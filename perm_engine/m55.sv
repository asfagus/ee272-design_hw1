==> flow/design.v <==
module m55(input clk, input rst, input reg [2:0] rx,input reg [2:0] ry, output reg [63:0] rd,
    input reg [2:0] wx,input reg [2:0] wy, input reg wr, input reg [63:0] wd);
    reg [4:0][4:0][63:0] mdata;
    always @(*) begin
        rd<=#1 mdata[ry][rx];
    end
    always @(posedge(clk) or posedge(rst)) begin
        if(rst) begin
            mdata <= 64'hdeaddeaddeaddead;
        end else begin
            if(wr) begin
                mdata[wy][wx]<=#1 wd;
            end
        end
    end
endmodule : m55
==> From RTL to reports: m55 <==
What the tools print for m55, step after step.
Line numbers count from 1 in the design file above.
Operators carry their Yosys type and port widths (W data, S select, Z words).
Library cell names are shortened.
{ "design": {"top": "m55", "clock_port": "clk", "library": "sky130hd", "pvt_corner": "tt_025C_1v80"} }

==> Word-level counts <==
Yosys after proc, flatten, opt, wreduce and memory -nomap, before mapping. Enables and synchronous resets that opt folds into registers are not counted as muxes. Memory bits, and registers merged into a memory's read port (data or address), are not among the register bits. Print and check cells are not counted. Equal cells are merged and count once.
{ "bits": {"ff_bits": 1600, "in_bits": 79, "out_inout_bits": 64, "word_cells": 12} }
{ "classes": {"n_addsub": 3, "mul": 2, "n_shift": 3, "logic": 3} }
{ "op_table": {"columns": ["operator", "count"], "rows": [
  ["$shiftx A1600 B14 Y64", 1],
  ["$and A1600 B1600 Y1600", 1],
  ["$or A1600 B1600 Y1600", 1],
  ["$not A1600 Y1600", 1],
  ["$shift A64 B33 Y1600", 1],
  ["$shift A64 B33 Y1600 const A", 1],
  ["$mul A3 B3 Y6 const B", 2],
  ["$neg A13 Y33", 1],
  ["$add A12 B9 Y13", 2]
]} }

==> Depth <==
Longest topological path by Yosys (ltp), each cell counted once; first at word level (registers and memories cut), then after technology mapping (sequential cells cut; the memories' decode and read muxes count).
{ "depth": {"word_depth": 7, "abc_area": 0, "depth_mapped": 15, "depth_no_buf": 14} }

==> Mapped cells and area <==
Source: synth_stat.txt of the flow (Yosys; design flattened, memories mapped). It holds for the ABC_AREA given above (unset counts as 0); a run with the other value may have another netlist.
{ "by_type": {"columns": ["type", "count", "type_area_um2"], "rows": [
  ["dfrtp_1", 1556, 3.89E+04],
  ["mux2_2", 1549, 1.74E+04],
  ["mux4_2", 447, 1.01E+04],
  ["dfstp_2", 44, 1.16E+03],
  ["clkbuf_1", 260, 975.936],
  ["buf_2", 122, 610.586],
  ["mux2_1", 52, 585.562],
  ["nand2_1", 145, 544.272],
  ["a211oi_1", 64, 480.461],
  ["a21oi_1", 68, 340.326],
  ["nor3_1", 68, 340.326],
  ["nor2_1", 81, 304.042],
  ["ha_1", 22, 275.264],
  ["nor4_4", 8, 170.163],
  ["buf_6", 12, 135.13],
  ["buf_1", 29, 108.854],
  ["nor3_2", 7, 70.067],
  ["xnor2_1", 7, 61.309]
]} }
Other cell types: 32; their cells: 74.
{ "synth_totals": {"cell_count": 4615, "area_um2": 73155.2, "seqArea_um2": 40093.5, "ff_cells": 1600, "n_buf": 429} }

==> Worst setup path after synthesis <==
OpenSTA on the mapped netlist: ideal clock, no wires. The path of least setup slack (recovery checks aside). Input and output delay are each 20% of the period. Register names are those of the netlist, which keeps one name where synthesis merged equal registers.
{ "synth_timing": {"path_kind": "input port to output port", "start": "in rx[0]", "end": "out rd[50]", "clock_period_ns": 7.31, "in_delay_ns": 1.462, "out_delay_ns": 1.462, "t_first_pin_ns": 1.462, "t_arrival_ns": 4.073, "required_time_ns": 5.848, "slack_ns": 1.775, "delay_ns": 2.611, "driving_pins": 9, "path_buffers": 3, "synth_period_reached_ns": 5.535} }
"delay_ns" is the arrival time less input delay plus setup time.
A path that ends at an output port has no setup time.
"driving_pins": output pins that drive a net of the path, with the launching flip-flop's if there is one; two outputs of one cell count as two.
"synth_period_reached_ns" = period - worst setup slack (recovery checks aside). The figure is calculated, with input and output delays left at 20% of the set period.
Between the ends stands the longest chain of elaborated cells between them, by number of cells; it is not shown to be the way that was timed. Of several equally long chains one is given.
Each line given opens the expression or statement behind the cell; cells for indexed reads and writes are added by Yosys, which also makes memories of some case tables.
{ "synth_via": {"path_cell_list": "ha_1 -> fa_1 -> clkbuf_1 -> clkbuf_1 -> buf_1 -> mux4_2 -> mux4_2 -> nor2_1 -> nor3_1", "elab_chain_cells": 2, "cone_cells": 2, "lines_between": 1, "cone_classes": "add/sub (1); shift (1)"} }
{ "synth_rtl": {"columns": ["item", "line", "text"], "rows": [
  ["start: declaration", 1, "module m55(input clk, input rst, input reg [2:0] rx,input reg [2:0] ry, output reg [63:0] rd,"],
  ["$add A12 B9 Y13", 5, "rd<=#1 mdata[ry][rx];"],
  ["$shiftx A1600 B14 Y64", 5, null],
  ["end: declaration", 1, null]
]} }

==> Worst path after layout <==
Path of least setup slack in the final report of run A (OpenROAD, finished layout, wires in). Where an end is a register, its clock arrival counts in the times.
{ "layout_timing": {"path_kind": "input port to output port", "start": "in ry[0]", "end": "out rd[37]", "clock_period_ns": 4.02, "in_delay_ns": 0.80, "out_delay_ns": 0.80, "t_first_pin_ns": 0.80, "t_arrival_ns": 3.79, "required_time_ns": 3.22, "slack_ns": -0.58, "driving_pins": 13, "path_buffers": 7} }
Between the ends stands the longest chain of elaborated cells between them, by number of cells; it is not shown to be the way that was timed. Of several equally long chains one is given.
{ "layout_via": {"path_cell_list": "buf_8 -> ha_4 -> fa_4 -> buf_12 -> buf_12 -> buf_16 -> buf_12 -> buf_12 -> mux4_2 -> mux4_2 -> nor2_2 -> nor3_2 -> buf_2", "elab_chain_cells": 3, "cone_cells": 3, "lines_between": 1, "cone_classes": "add/sub (1); mul (1); shift (1)"} }
{ "layout_rtl": {"columns": ["item", "line", "text"], "rows": [
  ["start: declaration", 1, "module m55(input clk, input rst, input reg [2:0] rx,input reg [2:0] ry, output reg [63:0] rd,"],
  ["$mul A3 B3 Y6", 5, "rd<=#1 mdata[ry][rx];"],
  ["$add A12 B9 Y13", 5, null],
  ["$shiftx A1600 B14 Y64", 5, null],
  ["end: declaration", 1, null]
]} }

Ticket comment

Top module m55; platform sky130hd; tools Yosys and OpenROAD; 2 stored runs in no particular order. Input and output delays are each 20% of the period that was set; the output load is 0.01 pF.
By "achieved clock period (ns)" is meant the clock period of the run minus its worst setup slack. This is arithmetic on one report: input and output delays are still those of the set period (20% each).
"worst setup path time (ns)": the worst setup path's part of the clock period (all of it between registers, 20% less for each end at a port) less its slack. A launch clock that arrives late makes it longer, a capture clock that arrives late makes it shorter.
By "finish__power__total" is meant OpenSTA's value without simulated activity: inputs other than the clock are taken to toggle once in ten clock periods, and the tool carries that through the logic.

settings of run A
{
  "period_ns": 4.02,
  "CAP_MARGIN": 20,
  "CORE_MARGIN": 2,
  "CORE_UTILIZATION": 40,
  "SLEW_MARGIN": 20
}
report of run A
yosys chip area after synthesis (um^2): 73155.2
finish__design__die__area: 186326.0
finish__design__instance__area__stdcell: 93424.6
finish__design__instance__utilization: 0.5152
finish__timing__setup__ws: -0.577
finish__timing__setup__tns: -29.850
finish__timing__hold__ws: 0.478
finish__power__total: 5.353e-02
achieved clock period (ns): 4.597
worst setup path time (ns): 2.99
worst setup path kind: input port to output port

settings of run B
{
  "period_ns": 5.99,
  "CORE_UTILIZATION": 69,
  "SETUP_SLACK_MARGIN": 0.7,
  "PLACE_DENSITY_LB_ADDON": 0.16,
  "TNS_END_PERCENT": 35,
  "ABC_AREA": 0,
  "GPL_TIMING_DRIVEN": 1,
  "CTS_CLUSTER_SIZE": 45,
  "CTS_CLUSTER_DIAMETER": 184,
  "CAP_MARGIN": 35,
  "SLEW_MARGIN": 20,
  "CORE_MARGIN": 2
}
report of run B
yosys chip area after synthesis (um^2): 73155.2
finish__design__die__area: 108643.0
finish__design__instance__area__stdcell: 81081.5
finish__design__instance__utilization: 0.7702
finish__timing__setup__ws: 0.515
finish__timing__setup__tns: 0.000
finish__timing__hold__ws: 0.500
finish__power__total: 2.812e-02
achieved clock period (ns): 5.475
worst setup path time (ns): 3.08
worst setup path kind: input port to output port
